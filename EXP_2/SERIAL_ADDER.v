==> flow/design.v <==
`timescale 1ns / 1ps
module SERIAL_ADDER(
input [7:0] A, B,
input reset,
input clock,
output wire [7:0] sum
);
reg [3:0] count;
reg carry_in;
reg s;
reg carry_in_next;
wire [7:0] qa, qb;
wire run;
SHIFT_REG A1(A, reset, 1'b1, 1'b0, clock, qa);
SHIFT_REG B1(B, reset, 1'b1, 1'b0, clock, qb);
SHIFT_REG SUM1(8'b0, reset, run, s, clock, sum);
always @(posedge clock or posedge reset) begin
if (reset) begin
carry_in <= 0;
count <= 8;
end else if (run) begin
carry_in <= carry_in_next;
end
end
always @(qa, qb, carry_in) begin
s = qa[0] ^ qb[0] ^ carry_in;
carry_in_next = (qa[0] & qb[0]) | (qa[0] & carry_in) | (qb[0] & carry_in);
end
always @(posedge clock or posedge reset) begin
if (reset)
count <= 8;
else if (run)count <= count - 1;
end
assign run = (count > 0);
endmodule
`timescale 1ns / 1ps
module SHIFT_REG(
input [7:0] R,
input L, E, W, clock,
output reg [7:0] q
);
integer k;
always @(posedge clock) begin
if (L)
q <= R;
else if (E) begin
for (k = 7; k > 0; k = k - 1)
q[k-1] <= q[k];
q[7] <= W;
end
end
endmodule
**From RTL to reports: SERIAL_ADDER**

Tool output for the design above, in the order of the flow.
Lines are those of the file above, counted from 1.
Operators carry their Yosys type and port widths (W data, S select, Z words).
Cell names lack the library's common part.
A cell with - has no value.

- Design top: SERIAL_ADDER
- Clock port: clock
- Cell library: sky130hd
- Library corner: tt_025C_1v80

**Word-level counts**

Counts by Yosys on the flattened word-level netlist (proc, flatten, opt, wreduce; memories kept). Register bits leave out memories and registers merged into their read ports (data or address); mux counts leave out enables and synchronous resets folded into registers. Print and check cells are left out. Cells with the same type and inputs are merged into one.

- Register bits: 25
- Bits of input ports: 18
- Output and inout bits: 8

- Multiplexer cells: 14
- Bitwise logic cells: 7

Operators by type and width:

| kind | count |
|---|---|
| $mux W1 | 14 |
| $and A1 B1 Y1 | 3 |
| $or A1 B1 Y1 | 2 |
| $xor A1 B1 Y1 | 2 |

**Depth**

Longest topological path by Yosys (ltp), each cell counted once; first at word level (registers and memories cut), then after technology mapping (sequential cells cut; the memories' decode and read muxes count).

- Depth in word-level cells: 3
- ABC_AREA: 0
- Mapped depth: 3

**Mapped cells and area**

The flow's flattened synthesis, as Yosys stat reports it; memories are mapped. The netlist is that of the ABC_AREA named above (0 if unset); the other value can give another one.

Cells by type:

| type | count | total area (sq um) |
|---|---|---|
| dfxtp_1 | 24 | 480.461 |
| mux2_4 | 9 | 135.13 |
| mux2_2 | 5 | 56.304 |
| nor2b_1 | 7 | 43.792 |
| dfrtp_1 | 1 | 25.024 |
| buf_12 | 1 | 20.019 |
| fa_1 | 1 | 20.019 |
| and2_1 | 2 | 12.512 |
| buf_6 | 1 | 11.261 |
| and2b_1 | 1 | 7.507 |
| buf_2 | 1 | 5.005 |
| inv_1 | 1 | 3.754 |

- Mapped cells: 54
- Chip area (Yosys): 0.0008208 sq mm
- Flip-flop cells: 25
- Buffers: 3

By module: a second synthesis without flattening, with its own total; a netlist apart from the flattened one above.

- Cells (unflattened synthesis): 59
- Area (unflattened synthesis): 0.0011899 sq mm

Rows give one instance, submodules left out.

Modules:

| module | times used | cells | area (sq mm) | sequential area (sq mm) |
|---|---|---|---|---|
| SHIFT_REG | 3 | 18 | 0.0003779 | 0.0002402 |
| SERIAL_ADDER | 1 | 5 | 0.0000563 | 0.000025 |

**Worst setup path after synthesis**

OpenSTA on the mapped netlist: ideal clock, no wires. The path of least setup slack (recovery checks aside). Input and output delay are each 20% of the period. Register names are those of the netlist, which keeps one name where synthesis merged equal registers.

- Path type: register -> register
- Start: register carry_in
- End: register SUM1.q[7]
- Clock period: 1.42 ns
- Setup time: 0.117 ns
- Time at the first pin: 0.000 ns
- Arrival: 0.936 ns
- Slack: 0.367 ns
- Delay of the path: 1.053 ns
- Stages on the path: 3
- Path buffers: 0
- Period reached after synthesis: 1.053 ns

"delay of the path" is the arrival time less input delay plus setup time.
"stages on the path" counts driving pins, that of a launching flip-flop among them; a cell with two outputs on the path counts twice.
"period reached after synthesis" is the clock period less the worst setup slack; recovery checks do not enter. This is arithmetic on one report: input and output delays are still those of the set period (20% each).
The rows between start and end are the longest chain of elaborated cells between them; the timing report does not say that the signal goes this way. Where chains are equally long, one stands for them.
A line is the first line of the expression or statement that the cell stems from. Yosys adds cells for indexed reads and writes and turns some case tables into memories.

- Cell sequence: dfrtp_1 fa_1 nor2b_1
- Cells in the longest elaborated chain: 1
- Elaborated cells on any way between the ends: 1
- RTL lines with such cells: 1

RTL lines, path after synthesis:

| element | RTL line | text |
|---|---|---|
| start, declared | 9 | `reg carry_in;` |
| start, assigned | 19 | `carry_in <= 0;` |
| start, assigned | 22 | `carry_in <= carry_in_next;` |
| $xor A1 B1 Y1 | 26 | `s = qa[0] ^ qb[0] ^ carry_in;` |
| end, assigned | 45 | `q <= R;` |
| end, assigned | 49 | `q[7] <= W;` |
| end, declared | 40 | `output reg [7:0] q` |

Some nets on the timed path still bear RTL names; the line given drives or declares the net.

Nets with RTL names, path after synthesis:

| signal | RTL line |
|---|---|
| SUM1.W | 26 |

**Timing after layout**

From the final timing report of flow run 1: the path of least setup slack in the routed layout; clock arrival at registers is part of the times.

- Path type: register -> register
- Start: register carry_in
- End: register SUM1.q[7]
- Clock period: 0.684 ns
- Setup time: 0.09 ns
- Time at the first pin: 0.31 ns
- Arrival: 1.29 ns
- Slack: -0.39 ns
- Stages on the path: 3
- Path buffers: 0

The rows between start and end are the longest chain of elaborated cells between them; the timing report does not say that the signal goes this way. Where chains are equally long, one stands for them.

- Cell sequence: dfrtp_1 fa_1 nor2b_1
- Cells in the longest elaborated chain: 1
- Elaborated cells on any way between the ends: 1
- RTL lines with such cells: 1

RTL lines, path post-layout:

| element | RTL line | text |
|---|---|---|
| start, declared | 9 | `reg carry_in;` |
| start, assigned | 19 | `carry_in <= 0;` |
| start, assigned | 22 | `carry_in <= carry_in_next;` |
| $xor A1 B1 Y1 | 26 | `s = qa[0] ^ qb[0] ^ carry_in;` |
| end, assigned | 45 | `q <= R;` |
| end, assigned | 49 | `q[7] <= W;` |
| end, declared | 40 | `output reg [7:0] q` |

Some nets on the timed path still bear RTL names; the line given drives or declares the net.

Nets with RTL names, path post-layout:

| signal | RTL line |
|---|---|
| SUM1.W | 26 |

==> results <==
SERIAL_ADDER through Yosys and OpenROAD on sky130hd: 2 stored runs, unordered, with their settings and measured results. The constraints put input and output delay at 20% of the set period each and load the outputs with 0.01 pF.
"period achieved" means the clock period less the worst setup slack. The figure is calculated, with input and output delays left at 20% of the set period.
"time used up by the worst setup path": the worst setup path's part of the clock period (all of it between registers, 20% less for each end at a port) less its slack. A launch clock that arrives late makes it longer, a capture clock that arrives late makes it shorter.
"total design power": no workload was simulated; the value follows from the tool's default switching activity.
Among the settings, n/a means not set for that run.

| setting or result | flow run 1 | flow run 2 |
|---|---|---|
| period_ns | 0.684 | 1.03 |
| CORE_UTILIZATION | 62 | 41 |
| PLACE_DENSITY_LB_ADDON | 0.16 | 0.03 |
| CORE_MARGIN | 5 | 7 |
| TNS_END_PERCENT | 15 | n/a |
| GPL_TIMING_DRIVEN | 1 | 0 |
| GPL_ROUTABILITY_DRIVEN | 1 | 1 |
| CAP_MARGIN | 35 | 20 |
| SLEW_MARGIN | 30 | 20 |
| MIN_ROUTING_LAYER | met1 | met1 |
| SETUP_SLACK_MARGIN | n/a | -0.06 |
| ABC_AREA | n/a | 0 |
| CTS_CLUSTER_DIAMETER | n/a | 91 |
| die outline area (sq mm) | 0.0021516 | 0.0034504 |
| total design power (W) | 0.002658 | 0.001749 |
| setup total negative slack (ns) | -2.465 | -0.048 |
| chip area in the Yosys report (sq mm) | 0.0008208 | 0.0008208 |
| time used up by the worst setup path (ns) | 1.07 | 1.08 |
| worst path kind | register -> register | register -> register |
| worst slack on setup checks (ns) | -0.387 | -0.048 |
| worst hold slack after layout (ns) | 0.323 | 0.172 |
| standard-cell area after routing (sq mm) | 0.0011398 | 0.0011036 |
| final utilization (%) | 89.8 | 57.4 |
| period achieved (ns) | 1.071 | 1.078 |
